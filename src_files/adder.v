==> flow/design.v <==
module adder #(parameter E_WIDTH=8, M_WIDTH=23) (clk, rst, add_sub, A, B, sign_res, exp_res, sum_spc_case, s_case, sum);   
    input clk;
    input rst;
    input add_sub;
    input [M_WIDTH-1:0] A;
    input [M_WIDTH-1:0] B;
    input sign_res;
    input [E_WIDTH-1:0] exp_res;
    input [E_WIDTH+M_WIDTH:0] sum_spc_case;
    input s_case;
    output reg [E_WIDTH+M_WIDTH+1:0] sum;
    always @(posedge clk or negedge rst) begin
        if (rst == 1'b0) begin
            sum <= 0;
        end
        else if (s_case == 1'b1) begin
            sum <= {sum_spc_case[E_WIDTH+M_WIDTH:M_WIDTH],1'b0,sum_spc_case[M_WIDTH-1:0]};
        end
        else begin
          if (add_sub == 1'b0) begin
                sum[E_WIDTH+M_WIDTH+1:M_WIDTH+1] <= {sign_res,exp_res};
                sum[M_WIDTH:0] <= A + B;
            end
            else begin
                sum[E_WIDTH+M_WIDTH+1:M_WIDTH+1] <= {sign_res,exp_res};
                sum[M_WIDTH:0] <= A - B;
            end 
        end
    end
endmodule    
# From RTL to reports: adder
# Tool output for the design above, in the order of the flow.
# Lines are those of the file above, counted from 1.
# Operators: Yosys type, input widths -> output width; for muxes data width and select width s.
# Cell names lack the library's common part.
# The mark -- stands for no value.
# design
design,adder
clock,clk
cell_library,sky130hd
lib_corner,tt_025C_1v80

# Word level
# Yosys after proc, flatten, opt, wreduce and memory -nomap, before mapping. Enables and synchronous resets that opt folds into registers are not counted as muxes. Memory bits, and registers merged into a memory's read port (data or address), are not among the register bits. Print and check cells are not counted. Equal cells are merged and count once.
# word_totals
register_bits,33
input_bits,91
# classes
n_addsub,2
muxes,3
# ops
cell,count
$mux 24,2
$add 23x23->24,1
$sub 23x23->24,1
$mux 9,1

# Logic depth
# Longest topological path by Yosys (ltp), each cell counted once; first at word level (registers and memories cut), then after technology mapping (sequential cells cut; the memories' decode and read muxes count).
# logic_depth
word_depth,3
abc_area,0
ltp_mapped,16

# Mapped cells and area
# Source: synth_stat.txt of the flow (Yosys; design flattened, memories mapped). It holds for the ABC_AREA given above (unset counts as 0); a run with the other value may have another netlist.
# Totals and module areas in this step are rounded.
# synth_totals
mapped_cells,331
synth_area_um2,2830
seq_area_um2,826
ffs,33
buffers,12
# types
cell,count
dfrtp_1,33
ha_1,25
xnor2_1,32
mux2_2,13
a21oi_1,25
nand2_1,30
o21ai_1,17
nor2_1,21
nor3_1,14
a21o_1,8
a31oi_1,9
inv_1,15
xor2_1,6
clkbuf_1,12
o21ai_0,9
nor2b_1,6
nand4_1,5
o21a_1,4
# Not listed: further types 30, cells in them 47.

# Worst setup path after synthesis
# Path of least setup slack by OpenSTA after synthesis, without wires, with an ideal clock, recovery checks aside; 20% of the period is set as input and as output delay. Where synthesis merged equal registers, the netlist keeps one of their names.
# synth_timing
kind,input port to flip-flop
startpoint,input B[6]
endpoint,register sum[20]
period_ns,5.28
input_delay_ns,1.056
setup_ns,0.125
arrival_ns,3.868
required_time_ns,5.155
setup_slack_ns,1.287
delay_ns,2.937
driving_pins,15
path_buffers,1
synth_period_reached_ns,3.993
# "delay_ns" is the arrival time less input delay plus setup time.
# "driving_pins": output pins that drive a net of the path, with the launching flip-flop's if there is one; two outputs of one cell count as two.
# "synth_period_reached_ns" = period - worst setup slack (recovery checks aside). The figure is calculated, with input and output delays left at 20% of the set period.
# The rows between start and end are the longest chain of elaborated cells between them; the timing report does not say that the signal goes this way. Where chains are equally long, one stands for them.
# Each line given opens the expression or statement behind the cell; cells for indexed reads and writes are added by Yosys, which also makes memories of some case tables.
# A register here has more assigning lines than the two given.
# synth_between
cell_sequence,nor3_1 -> nand2_1 -> nor3_1 -> and3_1 -> nor2_1 -> xnor2_1 -> ha_1 -> clkbuf_1 -> and4_1 -> nand2_1 -> nor4_1 -> a211oi_2 -> a21oi_1 -> xor2_1 -> mux2_2
elab_chain_cells,3
cells_between,4
cone_lines,4
classes_between,2 x add/sub; 2 x mux
# synth_rtl
item,line,source
"start, declared",6,input [M_WIDTH-1:0] B;
$add 23x23->24,22,sum[M_WIDTH:0] <= A + B;
$mux 24,20,if (add_sub == 1'b0) begin
$mux 24,16,else if (s_case == 1'b1) begin
"end, assigned",17,"sum <= {sum_spc_case[E_WIDTH+M_WIDTH:M_WIDTH],1'b0,sum_spc_case[M_WIDTH-1:0]};"
"end, assigned",22,
"end, declared",11,output reg [E_WIDTH+M_WIDTH+1:0] sum;

# Timing after layout
# Path of least setup slack in the final report of flow run 1 (OpenROAD, finished layout, wires in). Where an end is a register, its clock arrival counts in the times.
# layout_timing
kind,input port to flip-flop
startpoint,input B[2]
endpoint,register sum[21]
period_ns,3.41
input_delay_ns,0.68
setup_ns,0.11
arrival_ns,3.42
required_time_ns,3.57
setup_slack_ns,0.15
driving_pins,16
path_buffers,3
# The rows between start and end are the longest chain of elaborated cells between them; the timing report does not say that the signal goes this way. Where chains are equally long, one stands for them.
# A register here has more assigning lines than the two given.
# layout_between
cell_sequence,clkdlybuf4s15_2 -> nor2_2 -> and2_4 -> buf_4 -> nand2_1 -> nor3_1 -> nor2_1 -> xnor2_1 -> ha_1 -> a21oi_2 -> o21ai_2 -> buf_4 -> a311oi_4 -> nor4_1 -> or3_1 -> a31o_1
elab_chain_cells,3
cells_between,4
cone_lines,4
classes_between,2 x add/sub; 2 x mux
# layout_rtl
item,line,source
"start, declared",6,input [M_WIDTH-1:0] B;
$add 23x23->24,22,sum[M_WIDTH:0] <= A + B;
$mux 24,20,if (add_sub == 1'b0) begin
$mux 24,16,else if (s_case == 1'b1) begin
"end, assigned",17,"sum <= {sum_spc_case[E_WIDTH+M_WIDTH:M_WIDTH],1'b0,sum_spc_case[M_WIDTH-1:0]};"
"end, assigned",22,
"end, declared",11,output reg [E_WIDTH+M_WIDTH+1:0] sum;

Stored flow runs of adder (2 of them; Yosys, OpenROAD, sky130hd). They differ in their settings and are not a sequence. Constraints: input delay and output delay 20% of the set period each, output load 0.01 pF.
"achieved_period_ns" means the clock period less the worst setup slack. The figure is calculated, with input and output delays left at 20% of the set period.
By "timing.worst_path_ns" is meant the share of the clock period that the worst setup path is allowed (20% is reserved at inputs, 20% at outputs), minus its slack. Clock arrival times at its registers enter into it.
"total_power_uw" is the tool's figure for a default switching activity; nothing was simulated.
Results are given in rounded form.

Flow run 1, flow files:
==> flow/run.sh <==
#!/bin/bash
# the make line also repeats the synthesis and layout settings of config.mk as NAME=value (left out here)
make -C /OpenROAD-flow-scripts/flow DESIGN_CONFIG=/design/flow/config.mk WORK_HOME=/design/flow/orfs CLKGATE_MAP_FILE= finish
==> flow/config.mk <==
export PLATFORM = sky130hd
export DESIGN_NAME = adder
export DESIGN_NICKNAME = adder
export VERILOG_FILES = /design/flow/design.v
export SDC_FILE = /design/flow/constraint.sdc
export NUM_CORES = 4
export LEC_CHECK = 0
export CAP_MARGIN = 20
export CORE_ASPECT_RATIO = 0.75
export CORE_MARGIN = 10
export CORE_UTILIZATION = 31
export CTS_CLUSTER_DIAMETER = 57
export CTS_CLUSTER_SIZE = 63
export GPL_ROUTABILITY_DRIVEN = 1
export MAX_ROUTING_LAYER = met5
export PLACE_DENSITY_LB_ADDON = 0.2
export SETUP_SLACK_MARGIN = 0.24
export SLEW_MARGIN = 5
export TNS_END_PERCENT = 10
==> flow/constraint.sdc <==
create_clock -name core_clock -period 3.41 [get_ports {clk}]
set_input_delay 0.6820 -clock core_clock [delete_from_list [all_inputs] [get_ports {clk}]]
set_output_delay 0.6820 -clock core_clock [all_outputs]
set_load 0.01 [all_outputs]

==> results of flow run 1, as CSV <==
result,value
worst_setup_slack_ns,0.151
final_die_area_um2,13400
timing.worst_path_ns,2.58
worstPathKind,"input port to flip-flop"
finish.utilization_pct,60.1
total_power_uw,1860
stdcell_area_um2,5390
setupTns_ns,0.000
post_synth_area_um2,2830
achieved_period_ns,3.259

Flow run 2, flow files:
==> flow/run.sh <==
#!/bin/bash
# the make line also repeats the synthesis and layout settings of config.mk as NAME=value (left out here)
make -C /OpenROAD-flow-scripts/flow DESIGN_CONFIG=/design/flow/config.mk WORK_HOME=/design/flow/orfs CLKGATE_MAP_FILE= finish
==> flow/config.mk <==
export PLATFORM = sky130hd
export DESIGN_NAME = adder
export DESIGN_NICKNAME = adder
export VERILOG_FILES = /design/flow/design.v
export SDC_FILE = /design/flow/constraint.sdc
export NUM_CORES = 4
export LEC_CHECK = 0
export CAP_MARGIN = 20
export CELL_PAD_IN_SITES_DETAIL_PLACEMENT = 2
export CORE_MARGIN = 5
export CORE_UTILIZATION = 20
export CTS_CLUSTER_SIZE = 54
export GPL_TIMING_DRIVEN = 0
export PLACE_DENSITY = 0.69
export SLEW_MARGIN = 20
==> flow/constraint.sdc <==
create_clock -name core_clock -period 3.46 [get_ports {clk}]
set_input_delay 0.6920 -clock core_clock [delete_from_list [all_inputs] [get_ports {clk}]]
set_output_delay 0.6920 -clock core_clock [all_outputs]
set_load 0.01 [all_outputs]

==> results of flow run 2, as CSV <==
result,value
worst_setup_slack_ns,-0.053
final_die_area_um2,16600
timing.worst_path_ns,2.82
worstPathKind,"input port to flip-flop"
finish.utilization_pct,36.5
total_power_uw,1880
stdcell_area_um2,5070
setupTns_ns,-0.074
post_synth_area_um2,2830
achieved_period_ns,3.513
