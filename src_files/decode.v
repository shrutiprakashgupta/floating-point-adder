==> flow/design.v <==
module decode #(parameter E_WIDTH=8, M_WIDTH=23) (clk, rst, A, B, sign_A, sign_B, exp_A, exp_B, mnt_A, mnt_B, exp_diff, gt_lt);
    input clk;
    input rst;
    input [E_WIDTH+M_WIDTH:0] A;
    input [E_WIDTH+M_WIDTH:0] B;
    output reg sign_A;
    output reg sign_B;
    output reg [E_WIDTH-1:0] exp_A;
    output reg [E_WIDTH-1:0] exp_B;
    output reg [M_WIDTH-1:0] mnt_A; 
    output reg [M_WIDTH-1:0] mnt_B; 
    output reg [E_WIDTH-1:0] exp_diff;
    output reg gt_lt;
    parameter BIAS = (1 << (E_WIDTH-1)) - 1;
    always @(posedge clk or negedge rst) begin
        if(rst == 1'b0) begin
            sign_A <= 0;
            sign_B <= 0;
            exp_A <= 0;
            exp_B <= 0;
            mnt_A <= 0;
            mnt_B <= 0;
            exp_diff <= 0;
            gt_lt <= 0;
        end
        else begin
            sign_A <= A[E_WIDTH+M_WIDTH];
            sign_B <= B[E_WIDTH+M_WIDTH];
          exp_A <= $signed(A[E_WIDTH+M_WIDTH-1:M_WIDTH]) - BIAS;
          exp_B <= $signed(B[E_WIDTH+M_WIDTH-1:M_WIDTH]) - BIAS;
            mnt_A <= A[M_WIDTH-1:0];
            mnt_B <= B[M_WIDTH-1:0];
            if (A[E_WIDTH+M_WIDTH-1:M_WIDTH] > B[E_WIDTH+M_WIDTH-1:M_WIDTH]) begin
                gt_lt = 1'b1;        
                exp_diff <= A[E_WIDTH+M_WIDTH-1:M_WIDTH] - B[E_WIDTH+M_WIDTH-1:M_WIDTH];
            end
            else begin
                gt_lt = 1'b0;        
                exp_diff <= B[E_WIDTH+M_WIDTH-1:M_WIDTH] - A[E_WIDTH+M_WIDTH-1:M_WIDTH];
            end 
        end
    end
endmodule 
# Tool chain data of decode
# The steps from the RTL of decode to its reports follow in flow order.
# Lines are those of the file above, counted from 1.
# Cell names lack the library's common part.
# The mark - stands for no value.
[setup]
top = "decode"
clock = "clk"
lib = "sky130hd"
corner = "tt_025C_1v80"

# Elaborated design
# Source: Yosys, flattened and elaborated, memories not mapped. Widths are those after wreduce; folded enables and synchronous resets count as part of the registers. Registers that Yosys merges into a memory's read port (data or address) are not register bits. Print and check cells do not count. Equal cells are merged and count once.
[word_totals]
in_bits = 66
output_inout_bits = 73
register_bits = 73
word_cells = 15
[classes]
compare = 1
n_addsub = 4
n_mux = 2
[ops]
columns = ["cell", "count"]
rows = [
  ["8-bit subtractor", 2],
  ["8-bit subtractor (second input constant)", 2],
  ["8-bit > comparator", 1],
  ["8-bit 2-to-1 mux", 1],
  ["1-bit 2-to-1 mux", 1],
]

# Logic depth
# Longest topological path by Yosys (ltp), each cell counted once; first at word level (registers and memories cut), then after technology mapping (sequential cells cut; the memories' decode and read muxes count).
[depth]
word_depth = 2
ABC_AREA = 0
ltp_mapped = 9
mapped_depth_nobuf = 8

# After synthesis
# Yosys stat after the flow's synthesis: flattened, memories mapped to cells. It holds for the ABC_AREA given above (unset counts as 0); a run with the other value may have another netlist.
# Totals and module areas in this step are rounded.
[by_type]
columns = ["type", "count", "type_area_um2"]
rows = [
  ["dfrtp_1", 73, 1.83E+03],
  ["ha_1", 17, 212.704],
  ["xnor2_1", 11, 96.342],
  ["inv_1", 16, 60.058],
  ["mux2i_1", 6, 60.058],
  ["fa_1", 2, 40.038],
  ["nand3_1", 7, 35.034],
  ["xor2_1", 4, 35.034],
  ["buf_6", 3, 33.782],
  ["mux2_2", 3, 33.782],
  ["a21o_1", 4, 30.029],
  ["o21ai_0", 6, 30.029],
  ["nand2_1", 7, 26.275],
  ["a31oi_1", 4, 25.024],
  ["and3_1", 3, 18.768],
  ["nand4_1", 3, 18.768],
  ["a311oi_1", 2, 17.517],
  ["o221ai_1", 2, 17.517],
]
# Other cell types: 12; their cells: 19.
[mapped]
stdcells = 192
n_buf = 5
synth_area_um2 = 2754
seqArea_um2 = 1827
ffs = 73

# Timing after synthesis
# OpenSTA on the mapped netlist: ideal clock, no wires. The path of least setup slack (recovery checks aside). Input and output delay are each 20% of the period. Register names are those of the netlist, which keeps one name where synthesis merged equal registers.
[synth_timing]
path_kind = "input-to-reg"
startpoint = "in A[23]"
endpoint = "reg exp_diff[5]"
setup_ns = 0.079
setup_slack_ns = 0.371
arrival_time_ns = 2.130
period_ns = 2.58
t_required_ns = 2.501
launch_ns = 0.516
path_delay_ns = 1.693
path_buffers = 1
path_stages = 9
in_delay_ns = 0.516
synth_period_reached_ns = 2.209
# "path_delay_ns" is the arrival time less input delay plus setup time.
# "path_stages" counts driving pins, that of a launching flip-flop among them; a cell with two outputs on the path counts twice.
# "synth_period_reached_ns" = period - worst setup slack (recovery checks aside). The figure is calculated, with input and output delays left at 20% of the set period.
# Between the ends stands the longest chain of elaborated cells between them, by number of cells; it is not shown to be the way that was timed. Of several equally long chains one is given.
# A line is the first line of the expression or statement that the cell stems from. Yosys adds cells for indexed reads and writes and turns some case tables into memories.
# At most two assigning lines are given for a register; there are more.
[synth_via]
cell_sequence = "inv_1 ha_1 fa_1 nand3b_1 a21oi_2 o31a_1 buf_6 mux2i_1 xor2_1"
elab_chain_cells = 2
cells_between = 4
lines_between = 3
classes_between = "add/sub (2); compare (1); mux (1)"
[synth_rtl]
columns = ["item", "line_no", "source"]
rows = [
  ["start, declared", 4, "input [E_WIDTH+M_WIDTH:0] A;"],
  ["8-bit subtractor", 39, "exp_diff <= B[E_WIDTH+M_WIDTH-1:M_WIDTH] - A[E_WIDTH+M_WIDTH-1:M_WIDTH];"],
  ["8-bit 2-to-1 mux", 33, "if (A[E_WIDTH+M_WIDTH-1:M_WIDTH] > B[E_WIDTH+M_WIDTH-1:M_WIDTH]) begin"],
  ["end, assigned", 35, "exp_diff <= A[E_WIDTH+M_WIDTH-1:M_WIDTH] - B[E_WIDTH+M_WIDTH-1:M_WIDTH];"],
  ["end, assigned", 39, ""],
  ["end, declared", 12, "output reg [E_WIDTH-1:0] exp_diff;"],
]

# Worst path after layout
# From the final timing report of job 1: the path of least setup slack in the routed layout; clock arrival at registers is part of the times.
[layout_timing]
path_kind = "input-to-reg"
startpoint = "in A[26]"
endpoint = "reg exp_diff[6]"
path_stages = 9
t_required_ns = 2.83
path_buffers = 2
in_delay_ns = 0.52
launch_ns = 0.52
arrival_time_ns = 2.69
setup_slack_ns = 0.14
period_ns = 2.59
setup_ns = 0.09
# Between the ends stands the longest chain of elaborated cells between them, by number of cells; it is not shown to be the way that was timed. Of several equally long chains one is given.
# At most two assigning lines are given for a register; there are more.
[layout_via]
cell_sequence = "clkdlybuf4s50_1 inv_1 ha_1 a21oi_4 a21oi_2 buf_4 nor3_2 mux2_2 o221ai_1"
elab_chain_cells = 2
cells_between = 4
lines_between = 3
classes_between = "add/sub (2); compare (1); mux (1)"
[layout_rtl]
columns = ["item", "line_no", "source"]
rows = [
  ["start, declared", 4, "input [E_WIDTH+M_WIDTH:0] A;"],
  ["8-bit subtractor", 39, "exp_diff <= B[E_WIDTH+M_WIDTH-1:M_WIDTH] - A[E_WIDTH+M_WIDTH-1:M_WIDTH];"],
  ["8-bit 2-to-1 mux", 33, "if (A[E_WIDTH+M_WIDTH-1:M_WIDTH] > B[E_WIDTH+M_WIDTH-1:M_WIDTH]) begin"],
  ["end, assigned", 35, "exp_diff <= A[E_WIDTH+M_WIDTH-1:M_WIDTH] - B[E_WIDTH+M_WIDTH-1:M_WIDTH];"],
  ["end, assigned", 39, ""],
  ["end, declared", 12, "output reg [E_WIDTH-1:0] exp_diff;"],
]

# Measured data: module decode, platform sky130hd, 2 stored runs of the flow under differing settings, order arbitrary. Input and output delays are each 20% of the period that was set; the output load is 0.01 pF.
# By "clock_period_reached_ns" is meant the clock period of the run minus its worst setup slack. This is arithmetic on one report: input and output delays are still those of the set period (20% each).
# "worst_path_ns" means the part of the period allowed to the worst setup path (the constraints hold back 20% at inputs and 20% at outputs) less its slack; where the path has registers, the arrival times of their clocks count too.
# "final_power_mw" is the tool's figure for a default switching activity; nothing was simulated.
# Values from the reports are rounded here.

[[run]]
name = "job 1"
[run.settings]
period_ns = 2.59
CORE_UTILIZATION = 36
CAP_MARGIN = 20
CORE_MARGIN = 2
SLEW_MARGIN = 20
[run.results]
synth_chip_area_um2 = 2754
post_route_util_frac = 0.65
final_power_mw = 2.737
worst_path_ns = 1.93
critical_path_kind = "input-to-reg"
final_setup_ws_ns = 0.144
total_die_area_um2 = 8365
clock_period_reached_ns = 2.446

[[run]]
name = "job 2"
[run.settings]
period_ns = 4.15
CORE_UTILIZATION = 48
PLACE_DENSITY_LB_ADDON = 0.24
CORE_MARGIN = 10
TNS_END_PERCENT = 50
ABC_AREA = 1
CTS_CLUSTER_SIZE = 46
MIN_ROUTING_LAYER = "met1"
MAX_ROUTING_LAYER = "met5"
CAP_MARGIN = 20
SLEW_MARGIN = 20
[run.results]
synth_chip_area_um2 = 2870
post_route_util_frac = 0.781
final_power_mw = 1.826
worst_path_ns = 1.88
critical_path_kind = "input-to-reg"
final_setup_ws_ns = 1.442
total_die_area_um2 = 9473
clock_period_reached_ns = 2.708
