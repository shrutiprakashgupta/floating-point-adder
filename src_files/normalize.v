==> flow/design.v <==
module normalize #(parameter E_WIDTH=8, M_WIDTH=23) (clk, rst, sum, res);
    input clk;
    input rst;
    input [E_WIDTH+M_WIDTH+1:0] sum;
    output reg [E_WIDTH+M_WIDTH:0] res;
    wire [E_WIDTH-1:0] exp;
    wire [M_WIDTH-1:0] val;
    parameter BIAS = 1 << (E_WIDTH-1);
    assign exp = sum[M_WIDTH]?sum[E_WIDTH+M_WIDTH:M_WIDTH+1]+1:sum[E_WIDTH+M_WIDTH:M_WIDTH+1];
    assign val = sum[M_WIDTH]?sum[M_WIDTH:1]:sum[M_WIDTH-1:0];
    always @(posedge clk or negedge rst) begin
        if (rst == 1'b0) begin
            res <= 0;
        end
        else begin
            if (exp == BIAS) begin
                res[E_WIDTH+M_WIDTH:M_WIDTH] <= {sum[E_WIDTH+M_WIDTH+1],exp};
                res[M_WIDTH-1:0] <= 0; 
            end
            else begin
                res[E_WIDTH+M_WIDTH:M_WIDTH] <= {sum[E_WIDTH+M_WIDTH+1],exp};
                res[M_WIDTH-1:0] <= val;
            end
        end
    end
endmodule
## Reports on normalize

Tool output for the design above, in the order of the flow.
Lines are those of the file above, counted from 1.
Library cell names are shortened.
Not given: n/a

| inputs | value |
|---|---|
| design top | normalize |
| clock input | clk |
| standard-cell library | sky130hd |
| timing corner | tt_025C_1v80 |

## Elaborated design

Yosys after proc, flatten, opt, wreduce and memory -nomap, before mapping. Enables and synchronous resets that opt folds into registers are not counted as muxes. Memory bits, and registers merged into a memory's read port (data or address), are not among the register bits. Print and check cells are not counted. Equal cells are merged and count once.

| storage and ports | value |
|---|---|
| register bits after elaboration | 32 |

| operators by class | value |
|---|---|
| add/sub/neg operators | 1 |
| equal/unequal tests | 1 |
| muxes and demuxes | 3 |

Operators by type and width:

| operator | number |
|---|---|
| 2-to-1 mux 23 bit | 2 |
| adder 8 x 1 -> 8 bit (second input constant) | 1 |
| == test 8 bit (second input constant) | 1 |
| 2-to-1 mux 8 bit | 1 |

## Depth

Yosys ltp: most cells in a row. Word level: on the elaborated netlist, between registers, memories and ports. Mapped: between sequential cells and ports; inverters and the memories' decode and read muxes count.

| depth | value |
|---|---|
| word-level depth | 4 |
| ABC_AREA | 0 |
| depth in mapped cells | 7 |
| gate-level depth less buffers | 5 |

## Mapped cells and area

Source: synth_stat.txt of the flow (Yosys; design flattened, memories mapped). It holds for the ABC_AREA given above (unset counts as 0); a run with the other value may have another netlist.

| mapped netlist | value |
|---|---|
| cell count | 121 |
| synthesis area | 1,572.8 sq um |
| mapped flip-flops | 32 |

Cell types:

| cell | number |
|---|---|
| dfrtp_1 | 32 |
| mux2i_1 | 22 |
| a21oi_2 | 20 |
| buf_12 | 2 |
| xnor2_1 | 4 |
| xor2_1 | 4 |
| buf_6 | 3 |
| a21oi_1 | 4 |
| o22a_4 | 1 |
| buf_4 | 2 |
| nor3_1 | 3 |
| and4b_4 | 1 |
| ha_1 | 1 |
| nand4_1 | 2 |
| o31ai_2 | 1 |
| and4_4 | 1 |
| mux2_2 | 1 |
| nor2_1 | 3 |

Not listed: further types 10, cells in them 14.

## Worst setup path after synthesis

Path of least setup slack by OpenSTA after synthesis, without wires, with an ideal clock, recovery checks aside; 20% of the period is set as input and as output delay. Where synthesis merged equal registers, the netlist keeps one of their names.

| timing path post-synthesis | value |
|---|---|
| path type | input to register |
| start | input port sum[24] |
| end | register res[10] |
| clock period | 1,780 ps |
| input delay | 356 ps |
| setup time | 123 ps |
| time at the first pin | 356 ps |
| data arrival time | 1,421 ps |
| setup slack | 236 ps |
| delay of the path | 1,188 ps |
| stages | 6 |
| buffers on the path | 1 |
| synthesis period reached | 1,544 ps |

"delay of the path" = arrival - input delay + setup time.
"stages": output pins that drive a net of the path, with the launching flip-flop's if there is one; two outputs of one cell count as two.
"synthesis period reached" = period - worst setup slack (recovery checks aside). The figure is calculated, with input and output delays left at 20% of the set period.
The rows between start and end are the longest chain of elaborated cells between them; the timing report does not say that the signal goes this way. Where chains are equally long, one stands for them.
A line is the first line of the expression or statement that the cell stems from. Yosys adds cells for indexed reads and writes and turns some case tables into memories.
At most two assigning lines are given for a register; there are more.

| on the way, post-synthesis | value |
|---|---|
| cell sequence | ha_1 > and4b_1 > a21oi_1 > o31ai_2 > buf_4 > a21oi_2 |
| cells in the longest elaborated chain | 4 |
| elaborated cells on any way between the ends | 4 |

Ends and longest elaborated chain, post-synthesis:

| item | line | text |
|---|---|---|
| start: declaration | 4 | `input [E_WIDTH+M_WIDTH+1:0] sum;` |
| adder 8 x 1 -> 8 bit | 9 | `assign exp = sum[M_WIDTH]?sum[E_WIDTH+M_WIDTH:M_WIDTH+1]+1:sum[E_WIDTH+M_WIDTH:M_WIDTH+1];` |
| 2-to-1 mux 8 bit | 9 |  |
| == test 8 bit | 16 | `if (exp == BIAS) begin` |
| 2-to-1 mux 23 bit | 16 |  |
| end: assignment | 18 | `res[M_WIDTH-1:0] <= 0;` |
| end: assignment | 22 | `res[M_WIDTH-1:0] <= val;` |
| end: declaration | 5 | `output reg [E_WIDTH+M_WIDTH:0] res;` |

## Worst path after layout

From the final timing report of job 1: the path of least setup slack in the routed layout; clock arrival at registers is part of the times.
The report prints the path's times to 10 ps; the period is as set.

| timing path post-layout | value |
|---|---|
| path type | input to register |
| start | input port sum[24] |
| end | register res[11] |
| clock period | 2,360 ps |
| input delay | 470 ps |
| setup time | 110 ps |
| time at the first pin | 470 ps |
| data arrival time | 2,400 ps |
| setup slack | 120 ps |
| stages | 7 |
| buffers on the path | 2 |

The rows between start and end are the longest chain of elaborated cells between them; the timing report does not say that the signal goes this way. Where chains are equally long, one stands for them.
At most two assigning lines are given for a register; there are more.

| on the way, post-layout | value |
|---|---|
| cell sequence | clkdlybuf4s50_1 > ha_1 > and4b_1 > a21oi_1 > o31ai_4 > buf_4 > a21oi_2 |
| cells in the longest elaborated chain | 4 |
| elaborated cells on any way between the ends | 4 |

Ends and longest elaborated chain, post-layout:

| item | line | text |
|---|---|---|
| start: declaration | 4 | `input [E_WIDTH+M_WIDTH+1:0] sum;` |
| adder 8 x 1 -> 8 bit | 9 | `assign exp = sum[M_WIDTH]?sum[E_WIDTH+M_WIDTH:M_WIDTH+1]+1:sum[E_WIDTH+M_WIDTH:M_WIDTH+1];` |
| 2-to-1 mux 8 bit | 9 |  |
| == test 8 bit | 16 | `if (exp == BIAS) begin` |
| 2-to-1 mux 23 bit | 16 |  |
| end: assignment | 18 | `res[M_WIDTH-1:0] <= 0;` |
| end: assignment | 22 | `res[M_WIDTH-1:0] <= val;` |
| end: declaration | 5 | `output reg [E_WIDTH+M_WIDTH:0] res;` |

Add stored flow runs of normalize

2 stored runs of normalize in the flow (synthesis by Yosys, layout by OpenROAD, sky130hd cells), in arbitrary order. Constraints: input delay and output delay 20% of the set period each, output load 0.01 pF.
"worst setup path time" is the time allowed to the run's worst setup path (the clock period less input and output delay, where it has them) less its slack. Clock arrival times count: a late capture clock shortens it, a late launch clock lengthens it.
"power consumption": no workload was simulated; the value follows from the tool's default switching activity.
"worst setup path time" is known to 10 ps.

#### Job 1

| setting | value |
|---|---|
| period_ns | `2.36` |
| CORE_UTILIZATION | `21` |
| SETUP_SLACK_MARGIN | `-0.12` |
| PLACE_DENSITY_LB_ADDON | `0.07` |
| CORE_MARGIN | `10` |
| CELL_PAD_IN_SITES_DETAIL_PLACEMENT | `2` |
| GPL_TIMING_DRIVEN | `0` |
| GPL_ROUTABILITY_DRIVEN | `0` |
| CTS_CLUSTER_DIAMETER | `63` |
| CAP_MARGIN | `20` |
| SLEW_MARGIN | `20` |

| result | value |
|---|---|
| synthesized cell area | 1,572.8 sq um |
| die outline area | 11,350.8 sq um |
| post-route utilization | 0.339 |
| worst setup slack after layout | 121 ps |
| sum of negative setup slack | 0 ps |
| power consumption | 1.343 mW |
| worst setup path time | 1,770 ps |
| type of the worst setup path | input to register |

#### Job 2

| setting | value |
|---|---|
| period_ns | `2.79` |
| CORE_UTILIZATION | `25` |
| PLACE_DENSITY_LB_ADDON | `0.03` |
| GPL_TIMING_DRIVEN | `0` |
| CTS_CLUSTER_SIZE | `87` |
| SLEW_MARGIN | `0` |
| MIN_ROUTING_LAYER | `met2` |
| MAX_ROUTING_LAYER | `met4` |
| CAP_MARGIN | `20` |
| CORE_MARGIN | `2` |

| result | value |
|---|---|
| synthesized cell area | 1,572.8 sq um |
| die outline area | 6,941.4 sq um |
| post-route utilization | 0.396 |
| worst setup slack after layout | 390 ps |
| sum of negative setup slack | 0 ps |
| power consumption | 1.075 mW |
| worst setup path time | 1,840 ps |
| type of the worst setup path | input to register |
